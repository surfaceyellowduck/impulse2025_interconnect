==> flow/design.v <==
module fifo
# (
    parameter width = 8, depth = 2
)
(
    input                      clk,
    input                      rst,
    input                      push,
    input                      pop,
    input        [width - 1:0] write_data,
    output       [width - 1:0] read_data,
    output logic               empty,
    output logic               full
);
    localparam pointer_width = $clog2 (depth),
                          counter_width = $clog2 (depth + 1);
    localparam [counter_width - 1:0] max_ptr = counter_width' (depth - 1);
    logic [pointer_width - 1:0] wr_ptr_d, rd_ptr_d, wr_ptr_q, rd_ptr_q;
    logic empty_d, full_d;
    logic [width - 1:0] data [0: depth - 1];
    always_comb
    begin
        if (push)
            wr_ptr_d = wr_ptr_q == max_ptr ? '0 : wr_ptr_q + 1'b1;
        else
            wr_ptr_d = wr_ptr_q;
        if (pop)
            rd_ptr_d = rd_ptr_q == max_ptr ? '0 : rd_ptr_q + 1'b1;
        else
            rd_ptr_d = rd_ptr_q;
        case ({ push, pop })
        2'b10:
        begin
            empty_d = 1'b0;
            full_d  = wr_ptr_d == rd_ptr_q;
        end
        2'b01:
        begin
            empty_d = rd_ptr_d == wr_ptr_q;
            full_d  = 1'b0;
        end
        default:
        begin
            empty_d  = empty;
            full_d   = full;
        end
        endcase
    end
    always_ff @ (posedge clk or posedge rst)
        if (rst)
        begin
            wr_ptr_q <= '0;
            rd_ptr_q <= '0;
            empty    <= 1'b1;
            full     <= 1'b0;
        end
        else
        begin
            wr_ptr_q <= wr_ptr_d;
            rd_ptr_q <= rd_ptr_d;
            empty    <= empty_d;
            full     <= full_d;
        end
    always_ff @ (posedge clk)
        if (push)
            data [wr_ptr_q] <= write_data;
    assign read_data = data [rd_ptr_q];
endmodule
module vc_vr_converter #(
  parameter DATA_WIDTH = 8,
  CREDIT_NUM = 2
)(
  input logic clk,
  input logic rst_n,
  input logic [DATA_WIDTH-1:0] s_data_i,
  input logic s_valid_i,
  output logic s_credit_o,
  output logic [DATA_WIDTH-1:0] m_data_o,
  output logic m_valid_o,
  input logic m_ready_i
);
logic fifo_push;
logic fifo_pop;
logic fifo_empty;
logic fifo_full;
fifo # (.width (DATA_WIDTH), .depth (CREDIT_NUM))
    fifo0
    (
        .clk        ( clk        ),
        .rst        ( ~rst_n     ),
        .push       ( fifo_push  ),
        .pop        ( fifo_pop   ),
        .write_data ( s_data_i   ),
        .read_data  ( m_data_o   ),
        .empty      ( fifo_empty ),
        .full       ( fifo_full  )
    );
logic [$clog2(CREDIT_NUM) : 0]  given_credits_cnt;
logic                           free_credits;
always_ff @( posedge clk ) begin
    if (~rst_n)begin
        given_credits_cnt <= '0;
        free_credits <= 1'b0;
    end
    else if(given_credits_cnt < CREDIT_NUM)begin
        if(fifo_pop)begin
            free_credits <= 1'b1;
        end
        else if(~fifo_pop)begin
            given_credits_cnt <= given_credits_cnt + 1;
            free_credits <= 1'b1;
        end
    end
    else begin
        free_credits <= 1'b0;
    end
end
assign fifo_push = ~fifo_full & s_valid_i;
assign fifo_pop  = ~fifo_empty && m_ready_i;
assign m_valid_o = ~fifo_empty;
assign s_credit_o = free_credits || (~fifo_push && fifo_pop);
endmodule
---- From RTL to reports: vc_vr_converter ----
What the tools print for vc_vr_converter, step after step.
Line numbers count from 1 in the design file above.
Cell names lack the library's common part.
The mark - stands for no value.
set-up
  top module .............................. vc_vr_converter
  clock input ............................. clk
  standard-cell library ................... sky130hd
  corner .................................. tt_025C_1v80

---- After elaboration ----
Counts by Yosys on the flattened word-level netlist (proc, flatten, opt, wreduce; memories kept). Register bits leave out memories and registers merged into their read ports (data or address). Print and check cells are left out. Cells with the same type and inputs are merged into one.
Yosys's memory passes give these memory sizes; they may raise the number of words (mostly to a power of two), join words into wider ones and drop unused or constant bits.
bit counts
  register bits ........................... 7
  output and inout port bits .............. 10
  bits in writable memories ............... 16
  memories kept ........................... 1
memories
  name        depth  width  read ports  write ports  RTL line  source
  fifo0.data  2      8      1           1            20        logic [width - 1:0] data [0: depth - 1];
operators by class
  reductions and logical operators ........ 6
  bitwise operators ....................... 5
  mux-type cells .......................... 9
  add/subtract/negate cells ............... 3
  magnitude comparators ................... 1
  eq/ne operators ......................... 4
operators with widths
  kind                                          count
  two-way mux 8 bit                             1
  two-way mux 1 bit                             6
  NOT 1 bit                                     4
  AND reduction 2 bit                           2
  case mux 1 bit (select 2 bit)                 2
  adder 1 bit with constant B                   2
  equality test 1 bit                           2
  logical AND 1 bit                             2
  adder 2 x 1 -> 2 bit with constant B          1
  equality test 2 x 1 -> 1 bit with constant B  1
  < comparator 2 bit with constant B            1
  equality test 2 bit with constant B           1
  nonzero test 2 bit                            1
  bitwise AND 1 bit                             1
  logical OR 1 bit                              1

---- Depth ----
Longest topological path by Yosys (ltp), each cell counted once; first at word level (registers and memories cut), then after technology mapping (sequential cells cut; the memories' decode and read muxes count).
logic depth
  depth after elaboration ................. 5
  ABC_AREA ................................ 0
  gate-level depth with buffers ........... 6

---- After synthesis ----
The flow's flattened synthesis, as Yosys stat reports it; memories are mapped. The netlist is that of the ABC_AREA named above (0 if unset); the other value can give another one.
Totals and module areas in this step are rounded.
cell types
  cell      count  total area (µm²)
  edfxtp_1  16     480.461
  mux2_2    8      90.086
  dfrtp_1   3      75.072
  dfxtp_1   3      60.058
  ha_1      3      37.536
  dfstp_2   1      26.275
  inv_1     7      26.275
  xnor2_1   2      17.517
  nand2b_4  1      13.763
  a21oi_1   2      10.01
  a32o_1    1      10.01
  mux2i_1   1      10.01
  o21ai_0   2      10.01
  xor2_1    1      8.758
  buf_4     1      7.507
  nor2_1    2      7.507
  o31ai_1   1      7.507
  nand2b_1  1      6.256
Other cell types: 4; their cells: 4.
mapped netlist
  cell count .............................. 60
  sequential area ......................... 642 µm²
  chip area (Yosys) ....................... 925 µm²
  flip-flops .............................. 23
The figures by module come from a second, unflattened synthesis with its own total; it is not the netlist above.
second synthesis, totals
  cells (unflattened synthesis) ........... 58
  area total of the unflattened synthesis .. 938 µm²
Rows give one instance, submodules left out.
by module
  module           sequential area (µm²)  instances  cells  area (µm²)
  fifo             582                    1          43     802
  vc_vr_converter  60.1                   1          15     136

---- Timing after synthesis ----
Path of least setup slack by OpenSTA after synthesis, without wires, with an ideal clock, recovery checks aside; 20% of the period is set as input and as output delay. Where synthesis merged equal registers, the netlist keeps one of their names.
path post-synthesis
  kind .................................... input to output
  start point ............................. input port m_ready_i
  end point ............................... output port s_credit_o
  buffers on the path ..................... 0
  path delay .............................. 637 ps
  stages .................................. 4
  input delay ............................. 646 ps
  clock period ............................ 3230 ps
  data required time ...................... 2584 ps
  arrival time ............................ 1283 ps
  time at the first pin ................... 646 ps
  setup slack ............................. 1301 ps
  synthesis period reached ................ 1929 ps
"path delay" = arrival - input delay + setup time.
A path that ends at an output port has no setup time.
"stages": output pins that drive a net of the path, with the launching flip-flop's if there is one; two outputs of one cell count as two.
"synthesis period reached" = period - worst setup slack (recovery checks aside). The figure is calculated, with input and output delays left at 20% of the set period.
The rows between start and end are the longest chain of elaborated cells between them; the timing report does not say that the signal goes this way. Where chains are equally long, one stands for them.
Each line given opens the expression or statement behind the cell; cells for indexed reads and writes are added by Yosys, which also makes memories of some case tables.
on the way, post-synthesis
  cells stage by stage .................... nand2b_4 inv_2 ha_1 or2_2
  cells in the longest elaborated chain ... 3
RTL lines, path post-synthesis
  element            RTL line  source
  from (decl)        80        input logic m_ready_i
  logical AND 1 bit  119       assign fifo_pop  = ~fifo_empty && m_ready_i;
  logical AND 1 bit  121       assign s_credit_o = free_credits || (~fifo_push && fifo_pop);
  logical OR 1 bit   121
  to (decl)          77        output logic s_credit_o,

---- Timing after layout ----
Path of least setup slack in the final report of flow run A (OpenROAD, finished layout, wires in). Where an end is a register, its clock arrival counts in the times.
The report prints the path's times to 10 ps; the period is as set.
path post-layout
  kind .................................... register to output
  start point ............................. register fifo0.empty
  end point ............................... output port s_credit_o
  clock period ............................ 1710 ps
  stages .................................. 6
  buffers on the path ..................... 1
  time at the first pin ................... 300 ps
  arrival time ............................ 1510 ps
  data required time ...................... 1370 ps
  setup slack ............................. -150 ps
The rows between start and end are the longest chain of elaborated cells between them; the timing report does not say that the signal goes this way. Where chains are equally long, one stands for them.
on the way, post-layout
  cells stage by stage .................... dfstp_2 nand2b_4 inv_4 ha_4 or2_4 buf_6
  cells in the longest elaborated chain ... 4
RTL lines, path post-layout
  element            RTL line  source
  from (decl)        12        output logic               empty,
  from (assign)      54        empty    <= 1'b1;
  from (assign)      61        empty    <= empty_d;
  NOT 1 bit          119       assign fifo_pop  = ~fifo_empty && m_ready_i;
  logical AND 1 bit  119
  logical AND 1 bit  121       assign s_credit_o = free_credits || (~fifo_push && fifo_pop);
  logical OR 1 bit   121
  to (decl)          77        output logic s_credit_o,

--- measured runs ---
Settings and measured results of 2 stored flow runs for module vc_vr_converter (sky130hd), not sorted in any way. The constraints put input and output delay at 20% of the set period each and load the outputs with 0.01 pF.
"reached clock period" is the run's clock period less its worst setup slack. It is reckoned from that one timing run; input and output delays stay at 20% of the period that was set.
"allowed time less slack (worst setup path)": the worst setup path's part of the clock period (all of it between registers, 20% less for each end at a port) less its slack. A launch clock that arrives late makes it longer, a capture clock that arrives late makes it shorter.
"total power of the final layout" is the tool's figure for a default switching activity; nothing was simulated.
"allowed time less slack (worst setup path)" is known to 10 ps.
The results are shown rounded.

======== flow run A ========
==> flow/run.sh <==
#!/bin/bash
# the make line also repeats the synthesis and layout settings of config.mk as NAME=value (left out here)
make -C /OpenROAD-flow-scripts/flow DESIGN_CONFIG=/design/flow/config.mk WORK_HOME=/design/flow/orfs CLKGATE_MAP_FILE= finish
==> flow/config.mk <==
export PLATFORM = sky130hd
export DESIGN_NAME = vc_vr_converter
export DESIGN_NICKNAME = vc_vr_converter
export VERILOG_FILES = /design/flow/design.v
export SDC_FILE = /design/flow/constraint.sdc
export NUM_CORES = 4
export LEC_CHECK = 0
export CAP_MARGIN = 20
export CORE_MARGIN = 2
export CORE_UTILIZATION = 40
export SETUP_SLACK_MARGIN = 0.42
export SLEW_MARGIN = 20
==> flow/constraint.sdc <==
create_clock -name core_clock -period 1.71 [get_ports {clk}]
set_input_delay 0.3420 -clock core_clock [delete_from_list [all_inputs] [get_ports {clk}]]
set_output_delay 0.3420 -clock core_clock [all_outputs]
set_load 0.01 [all_outputs]

-------- measured, flow run A --------
  reached clock period .................... 1856 ps
  post-synthesis cell area ................ 925 µm²
  die footprint ........................... 2710 µm²
  standard-cell area of the final layout .. 1480 µm²
  post-route utilization .................. 67.4%
  lowest setup slack ...................... -146 ps
  total power of the final layout ......... 2.38 mW
  allowed time less slack (worst setup path) .. 1510 ps
  type of the worst setup path ............ register to output
  total negative slack .................... -291 ps

======== flow run B ========
==> flow/run.sh <==
#!/bin/bash
# the make line also repeats the synthesis and layout settings of config.mk as NAME=value (left out here)
make -C /OpenROAD-flow-scripts/flow DESIGN_CONFIG=/design/flow/config.mk WORK_HOME=/design/flow/orfs CLKGATE_MAP_FILE= finish
==> flow/config.mk <==
export PLATFORM = sky130hd
export DESIGN_NAME = vc_vr_converter
export DESIGN_NICKNAME = vc_vr_converter
export VERILOG_FILES = /design/flow/design.v
export SDC_FILE = /design/flow/constraint.sdc
export NUM_CORES = 4
export LEC_CHECK = 0
export ABC_AREA = 1
export CAP_MARGIN = 20
export CORE_MARGIN = 2
export CORE_UTILIZATION = 72
export GPL_TIMING_DRIVEN = 0
export PLACE_DENSITY = 0.77
export SETUP_SLACK_MARGIN = 0.41
export SLEW_MARGIN = 40
==> flow/constraint.sdc <==
create_clock -name core_clock -period 1.72 [get_ports {clk}]
set_input_delay 0.3440 -clock core_clock [delete_from_list [all_inputs] [get_ports {clk}]]
set_output_delay 0.3440 -clock core_clock [all_outputs]
set_load 0.01 [all_outputs]

-------- flow run B --------
  not finished: clock tree synthesis ended with error DPL-0038
--- end ---
