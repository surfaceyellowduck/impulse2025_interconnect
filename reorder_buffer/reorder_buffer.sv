==> flow/design.v <==
module double_buffer
# (
    parameter width = 0
)
(
    input                      clk,
    input                      rst,
    input                      up_valid,
    output logic               up_ready,
    input        [width - 1:0] up_data,
    output logic               down_valid,
    input                      down_ready,
    output logic [width - 1:0] down_data
);
    logic               buf_valid;
    logic [width - 1:0] buf_data;
    always_ff @ (posedge clk)
    begin
        if (up_ready & ~ down_ready)
            buf_data <= up_data;
        if (down_ready)
            down_data <= up_ready ? up_data : buf_data;
    end
    always_ff @ (posedge clk or posedge rst)
        if (rst)
        begin
            buf_valid  <= 1'b0;
            down_valid <= 1'b0;
            up_ready   <= 1'b1;
        end
        else
        begin
            if (up_ready & ~ down_ready)
                buf_valid  <= up_valid;
            if (down_ready)
                down_valid <= up_ready ? up_valid : buf_valid;
            up_ready <= down_ready;
        end
endmodule
module fifo
# (
    parameter width = 8, depth = 2
)
(
    input                      clk,
    input                      rst,
    input                      push,
    input                      pop,
    input        [width - 1:0] write_data,
    output       [width - 1:0] read_data,
    output logic               empty,
    output logic               full
);
    localparam pointer_width = $clog2 (depth),
                          counter_width = $clog2 (depth + 1);
    localparam [counter_width - 1:0] max_ptr = counter_width' (depth - 1);
    logic [pointer_width - 1:0] wr_ptr_d, rd_ptr_d, wr_ptr_q, rd_ptr_q;
    logic empty_d, full_d;
    logic [width - 1:0] data [0: depth - 1];
    always_comb
    begin
        if (push)
            wr_ptr_d = wr_ptr_q == max_ptr ? '0 : wr_ptr_q + 1'b1;
        else
            wr_ptr_d = wr_ptr_q;
        if (pop)
            rd_ptr_d = rd_ptr_q == max_ptr ? '0 : rd_ptr_q + 1'b1;
        else
            rd_ptr_d = rd_ptr_q;
        case ({ push, pop })
        2'b10:
        begin
            empty_d = 1'b0;
            full_d  = wr_ptr_d == rd_ptr_q;
        end
        2'b01:
        begin
            empty_d = rd_ptr_d == wr_ptr_q;
            full_d  = 1'b0;
        end
        default:
        begin
            empty_d  = empty;
            full_d   = full;
        end
        endcase
    end
    always_ff @ (posedge clk or posedge rst)
        if (rst)
        begin
            wr_ptr_q <= '0;
            rd_ptr_q <= '0;
            empty    <= 1'b1;
            full     <= 1'b0;
        end
        else
        begin
            wr_ptr_q <= wr_ptr_d;
            rd_ptr_q <= rd_ptr_d;
            empty    <= empty_d;
            full     <= full_d;
        end
    always_ff @ (posedge clk)
        if (push)
            data [wr_ptr_q] <= write_data;
    assign read_data = data [rd_ptr_q];
endmodule
module mem 
(
    input logic                 clk,
    input logic                 rst,
    input logic [3:0]           waddr,
    input logic [3:0]           raddr,
    input logic [8 - 1 : 0]     data_i,
    input logic                 re,
    input logic                 we,
    output logic [8 - 1 : 0]    data_o,
    output logic                valid_o
);
    logic [8-1:0]           data_buf [15:0];
    logic [16-1:0]          vld;
    logic [16-1:0]          changed_vld;
    always_ff @(posedge clk)begin
        if(rst)
            vld <= '0;
        else begin
            vld <= changed_vld;
            if(we)
                data_buf[waddr] <= data_i;
        end
    end
    always_comb begin
        changed_vld = vld;
        if(we)
            changed_vld = changed_vld | (16'b1 << waddr);
        else if(re)
            changed_vld = changed_vld ^ (16'b1 << raddr);
    end
    assign valid_o = vld[raddr]; 
    assign data_o  = data_buf[raddr];
endmodule
module reorder_buffer #(
parameter DATA_WIDTH = 8
)(
input   logic                   clk,
input   logic                   rst_n,
input   logic [3:0]             s_arid_i,
input   logic                   s_arvalid_i,
output  logic                   s_arready_o,
output  logic [DATA_WIDTH-1:0]  s_rdata_o,
output  logic [3:0]             s_rid_o,
output  logic                   s_rvalid_o,
input   logic                   s_rready_i,
output  logic [3:0]             m_arid_o,
output  logic                   m_arvalid_o,
input   logic                   m_arready_i,
input   logic [DATA_WIDTH-1:0]  m_rdata_i,
input   logic [3:0]             m_rid_i,
input   logic                   m_rvalid_i,
output  logic                   m_rready_o
);
logic               up_ready;
logic               id_down_valid;
logic [4 - 1 : 0]   down_data;
logic               fifo_push;
logic               fifo_pop;
logic               fifo_full;
logic               fifo_empty;
logic [4 - 1 : 0]   ar_id_o;
logic [8 - 1 : 0]   data_buf [16 - 1 : 0];
logic [16 - 1 : 0]  data_vld_buf;
double_buffer  #(.width (4)) buffer_id
(
    .clk         ( clk              ),
    .rst         ( ~rst_n           ),
    .up_valid    ( s_arvalid_i      ),
    .up_ready    ( up_ready         ),
    .up_data     ( s_arid_i         ),
    .down_valid  ( m_arvalid_o      ),
    .down_ready  ( m_arready_i      ),
    .down_data   ( m_arid_o         )
);
assign s_arready_o  = up_ready & ~fifo_full;
assign fifo_push    = up_ready & s_arvalid_i & ~fifo_full;
assign s_rid_o      = ar_id_o;
assign m_rready_o   = s_rready_i;
assign fifo_pop     = s_rvalid_o && s_rready_i;
fifo  #(.width (4), .depth(16)) fifo_id
(
        .clk        ( clk           ),
        .rst        ( ~rst_n        ),
        .push       ( fifo_push     ),
        .pop        ( fifo_pop      ),
        .write_data ( s_arid_i      ),
        .read_data  ( ar_id_o       ),
        .empty      ( fifo_empty    ),
        .full       ( fifo_full     )
);
mem data_valid_mem (
    .clk        ( clk                   ),
    .rst        ( ~rst_n                ),
    .waddr      ( m_rid_i               ),
    .raddr      ( ar_id_o               ),
    .data_i     ( m_rdata_i             ),
    .data_o     ( s_rdata_o             ),
    .valid_o    ( s_rvalid_o            ),
    .we         ( m_rvalid_i            ),
    .re         ( fifo_pop              )
);
endmodule
== Step by step through the tools: reorder_buffer ==
Tool output for the design above, in the order of the flow.
Line numbers count from 1 in the design file above.
Operators: Yosys type, input widths -> output width; for muxes data width and select width s.
The mark - stands for no value.

* Top: reorder_buffer
* Clock port: clk
* Standard-cell library: sky130hd
* Library corner: tt_025C_1v80

== After elaboration ==
Counts by Yosys on the flattened word-level netlist (proc, flatten, opt, wreduce; memories kept). Register bits leave out memories and registers merged into their read ports (data or address). Print and check cells are left out. Cells with the same type and inputs are merged into one.
Yosys's memory passes give these memory sizes; they may raise the number of words (mostly to a power of two), join words into wider ones and drop unused or constant bits.

* $add $sub $neg: 2
* Equality and inequality tests: 5
* Shifts and indexed selects: 3
* Multiplexer cells: 17
* Bitwise operators: 8
* Reduce/logical cells: 3

{| class="wikitable"
|+ Operators by type and width
! cell !! count
|-
| $shl 1x4->16 const A || 2
|-
| $mux 16 || 2
|-
| $mux 4 || 8
|-
| $or 16x16->16 || 1
|-
| $xor 16x16->16 || 1
|-
| $shiftx 16x4->1 || 1
|-
| $mux 8 || 2
|-
| $add 4x1->4 const B || 2
|-
| $eq 4x4->1 const B || 2
|-
| $and 1x1->1 || 4
|-
| $reduce_bool 2->1 || 2
|-
| $eq 4x4->1 || 1
|-
| $mux 1 || 4
|-
| $not 1->1 || 2
|-
| $eq 2x1->1 const B || 1
|-
| $eq 2x2->1 const B || 1
|-
| $pmux 1 s2 || 1
|-
| $logic_and 1x1->1 || 1
|}

* Bits in registers: 36
* Memory bits (writable): 192
* Memory cells: 2
* Output and inout bits: 20
* Elaborated cells: 49

{| class="wikitable"
|+ Memory list
! memory !! words !! bits a word !! rd ports !! write ports !! line !! RTL
|-
| data_valid_mem.data_buf || 16 || 8 || 1 || 1 || 120 || <nowiki>logic [8-1:0]           data_buf [15:0];</nowiki>
|-
| fifo_id.data || 16 || 4 || 1 || 1 || 59 || <nowiki>logic [width - 1:0] data [0: depth - 1];</nowiki>
|}

== Depth ==
Yosys ltp: most cells in a row. Word level: on the elaborated netlist, between registers, memories and ports. Mapped: between sequential cells and ports; inverters and the memories' decode and read muxes count.

* Depth after elaboration: 5
* ABC_AREA: 0
* Gate-level depth with buffers: 16
* Depth with buffers taken out: 11

== After synthesis ==
Source: synth_stat.txt of the flow (Yosys; design flattened, memories mapped). It holds for the ABC_AREA given above (unset counts as 0); a run with the other value may have another netlist.

* Cell count: 717
* Cell area after synthesis: 10064.7 µm²
* Flip-flop cells: 228
* Buffer cells: 52

{| class="wikitable"
|+ Cell types
! type !! count
|-
| sky130_fd_sc_hd__edfxtp_1 || 200
|-
| sky130_fd_sc_hd__mux2i_1 || 46
|-
| sky130_fd_sc_hd__mux4_2 || 17
|-
| sky130_fd_sc_hd__dfxtp_1 || 16
|-
| sky130_fd_sc_hd__a211oi_1 || 40
|-
| sky130_fd_sc_hd__dfrtp_1 || 11
|-
| sky130_fd_sc_hd__ha_1 || 22
|-
| sky130_fd_sc_hd__nand2_1 || 73
|-
| sky130_fd_sc_hd__nor2b_1 || 29
|-
| sky130_fd_sc_hd__mux2_2 || 15
|-
| sky130_fd_sc_hd__a41oi_1 || 16
|-
| sky130_fd_sc_hd__a21oi_1 || 25
|-
| sky130_fd_sc_hd__nor2_1 || 32
|-
| sky130_fd_sc_hd__nand3_1 || 21
|-
| sky130_fd_sc_hd__clkbuf_1 || 25
|-
| sky130_fd_sc_hd__buf_2 || 17
|-
| sky130_fd_sc_hd__inv_1 || 21
|-
| sky130_fd_sc_hd__a211o_1 || 8
|}

Other cell types: 28; their cells: 83.
By module: a second synthesis without flattening, with its own total; a netlist apart from the flattened one above.

* Cell total of the unflattened synthesis: 613
* Area (unflattened synthesis): 9851.9 µm²

Rows give one instance, submodules left out.

{| class="wikitable"
|+ By module
! module !! instances !! cells !! area (µm²) !! sequential area (µm²)
|-
| mem || 1 || 381 || 6216.0 || 4164.0
|-
| fifo || 1 || 205 || 3179.3 || 2173.3
|-
| double_buffer #(width=4) || 1 || 22 || 424.2 || 316.6
|-
| reorder_buffer || 1 || 5 || 32.5 || 0.0
|}

== Path before layout ==
Path of least setup slack by OpenSTA after synthesis, without wires, with an ideal clock, recovery checks aside; 20% of the period is set as input and as output delay. Where synthesis merged equal registers, the netlist keeps one of their names.

* Path type: reg-to-output
* Start point: register fifo_id.rd_ptr_q[1]
* End point: output port s_rdata_o[1]
* Period: 3.13 ns
* Output delay: 0.626 ns
* Arrival time: 2.607 ns
* Data required time: 2.504 ns
* Slack: -0.103 ns
* Delay of the path: 2.607 ns
* Stages: 12
* Path buffers: 5
* Period reached after synthesis: 3.233 ns

"delay of the path" = arrival - input delay + setup time.
At an output port there is no setup time.
"stages": output pins that drive a net of the path, with the launching flip-flop's if there is one; two outputs of one cell count as two.
"period reached after synthesis" is the clock period less the worst setup slack; recovery checks do not enter. This is arithmetic on one report: input and output delays are still those of the set period (20% each).
Between the ends stands the longest chain of elaborated cells between them, by number of cells; it is not shown to be the way that was timed. Of several equally long chains one is given.
Each line given opens the expression or statement behind the cell; cells for indexed reads and writes are added by Yosys, which also makes memories of some case tables.
The chain passes a memory read, where the word-level depth is cut; so it can be longer than that depth.

* Cells stage by stage: sky130_fd_sc_hd__dfrtp_1 -> sky130_fd_sc_hd__buf_2 -> sky130_fd_sc_hd__mux4_2 -> sky130_fd_sc_hd__mux2i_1 -> sky130_fd_sc_hd__mux2i_1 -> sky130_fd_sc_hd__buf_4 -> sky130_fd_sc_hd__buf_2 -> sky130_fd_sc_hd__buf_2 -> sky130_fd_sc_hd__buf_2 -> sky130_fd_sc_hd__mux2i_1 -> sky130_fd_sc_hd__a211o_1 -> sky130_fd_sc_hd__a31oi_1
* Length of the longest elaborated chain: 2

{| class="wikitable"
|+ RTL lines, path post-synthesis
! what !! line !! RTL
|-
| start, declared || 57 || <nowiki>logic [pointer_width - 1:0] wr_ptr_d, rd_ptr_d, wr_ptr_q, rd_ptr_q;</nowiki>
|-
| start, assigned || 92 || <nowiki>rd_ptr_q <= '0;</nowiki>
|-
| start, assigned || 99 || <nowiki>rd_ptr_q <= rd_ptr_d;</nowiki>
|-
| $mem_v2 16x4 || 59 || <nowiki>logic [width - 1:0] data [0: depth - 1];</nowiki>
|-
| $mem_v2 16x8 || 120 || <nowiki>logic [8-1:0]           data_buf [15:0];</nowiki>
|-
| end, declared || 150 || <nowiki>output  logic [DATA_WIDTH-1:0]  s_rdata_o,</nowiki>
|}

== Worst path after layout ==
From the final timing report of stored run 1: the path of least setup slack in the routed layout; clock arrival at registers is part of the times.

* Path type: reg-to-output
* Start point: register fifo_id.rd_ptr_q[0]
* End point: output port s_rdata_o[4]
* Period: 4.03 ns
* Output delay: 0.81 ns
* Arrival time: 3.21 ns
* Data required time: 3.22 ns
* Slack: 0.01 ns
* Stages: 12
* Path buffers: 5

Between the ends stands the longest chain of elaborated cells between them, by number of cells; it is not shown to be the way that was timed. Of several equally long chains one is given.
The chain passes a memory read, where the word-level depth is cut; so it can be longer than that depth.

* Cells stage by stage: sky130_fd_sc_hd__dfrtp_1 -> sky130_fd_sc_hd__buf_6 -> sky130_fd_sc_hd__mux4_2 -> sky130_fd_sc_hd__mux2i_4 -> sky130_fd_sc_hd__mux2i_4 -> sky130_fd_sc_hd__buf_12 -> sky130_fd_sc_hd__buf_12 -> sky130_fd_sc_hd__buf_16 -> sky130_fd_sc_hd__mux2_2 -> sky130_fd_sc_hd__o211ai_1 -> sky130_fd_sc_hd__a31oi_4 -> sky130_fd_sc_hd__buf_2
* Length of the longest elaborated chain: 2

{| class="wikitable"
|+ RTL lines, path post-layout
! what !! line !! RTL
|-
| start, declared || 57 || <nowiki>logic [pointer_width - 1:0] wr_ptr_d, rd_ptr_d, wr_ptr_q, rd_ptr_q;</nowiki>
|-
| start, assigned || 92 || <nowiki>rd_ptr_q <= '0;</nowiki>
|-
| start, assigned || 99 || <nowiki>rd_ptr_q <= rd_ptr_d;</nowiki>
|-
| $mem_v2 16x4 || 59 || <nowiki>logic [width - 1:0] data [0: depth - 1];</nowiki>
|-
| $mem_v2 16x8 || 120 || <nowiki>logic [8-1:0]           data_buf [15:0];</nowiki>
|-
| end, declared || 150 || <nowiki>output  logic [DATA_WIDTH-1:0]  s_rdata_o,</nowiki>
|}

Add stored flow runs of reorder_buffer

Settings and measured results of 2 stored flow runs for module reorder_buffer (sky130hd), not sorted in any way. The constraints put input and output delay at 20% of the set period each and load the outputs with 0.01 pF.
"reached clock period": clock period set for the run, less the worst setup slack. It is reckoned from that one timing run; input and output delays stay at 20% of the period that was set.
"time used up by the worst setup path": the worst setup path's part of the clock period (all of it between registers, 20% less for each end at a port) less its slack. A launch clock that arrives late makes it longer, a capture clock that arrives late makes it shorter.

=== Stored run 1 ===
{| class="wikitable"
! Setting !! Value
|-
| period_ns || 4.03
|-
| CORE_UTILIZATION || 22
|-
| PLACE_DENSITY_LB_ADDON || 0.11
|-
| HOLD_SLACK_MARGIN || 0.09
|-
| CELL_PAD_IN_SITES_GLOBAL_PLACEMENT || 0
|-
| CELL_PAD_IN_SITES_DETAIL_PLACEMENT || 2
|-
| TNS_END_PERCENT || 100
|-
| CTS_CLUSTER_DIAMETER || 240
|-
| CAP_MARGIN || 20
|-
| CORE_MARGIN || 2
|-
| SLEW_MARGIN || 20
|-
! Result !! Value
|-
| Lowest setup slack || 0.014 ns
|-
| Total die area || 47476.1 µm²
|-
| Post-route setup TNS || 0.000 ns
|-
| Worst hold slack in the final report || 0.485 ns
|-
| Area of the standard cells in the finished layout || 13272.7 µm²
|-
| Reached clock period || 4.016 ns
|-
| Synthesized cell area || 10064.7 µm²
|-
| Time used up by the worst setup path || 3.21 ns
|-
| Class of the worst setup path || reg-to-output
|}

=== Stored run 2 ===
{| class="wikitable"
! Setting !! Value
|-
| period_ns || 6.34
|-
| CORE_UTILIZATION || 63
|-
| SETUP_SLACK_MARGIN || -0.0
|-
| PLACE_DENSITY_LB_ADDON || 0.12
|-
| TNS_END_PERCENT || 45
|-
| CTS_CLUSTER_DIAMETER || 177
|-
| MIN_ROUTING_LAYER || met2
|-
| CAP_MARGIN || 20
|-
| CORE_MARGIN || 2
|-
| SLEW_MARGIN || 20
|-
! Result !! Value
|-
| Lowest setup slack || 0.512 ns
|-
| Post-route setup TNS || 0.000 ns
|-
| Worst hold slack in the final report || 0.485 ns
|-
| Area of the standard cells in the finished layout || 11373.4 µm²
|-
| Total die area || 17002.9 µm²
|-
| Synthesized cell area || 10064.7 µm²
|-
| Time used up by the worst setup path || 4.56 ns
|-
| Class of the worst setup path || reg-to-output
|-
| Reached clock period || 5.828 ns
|}
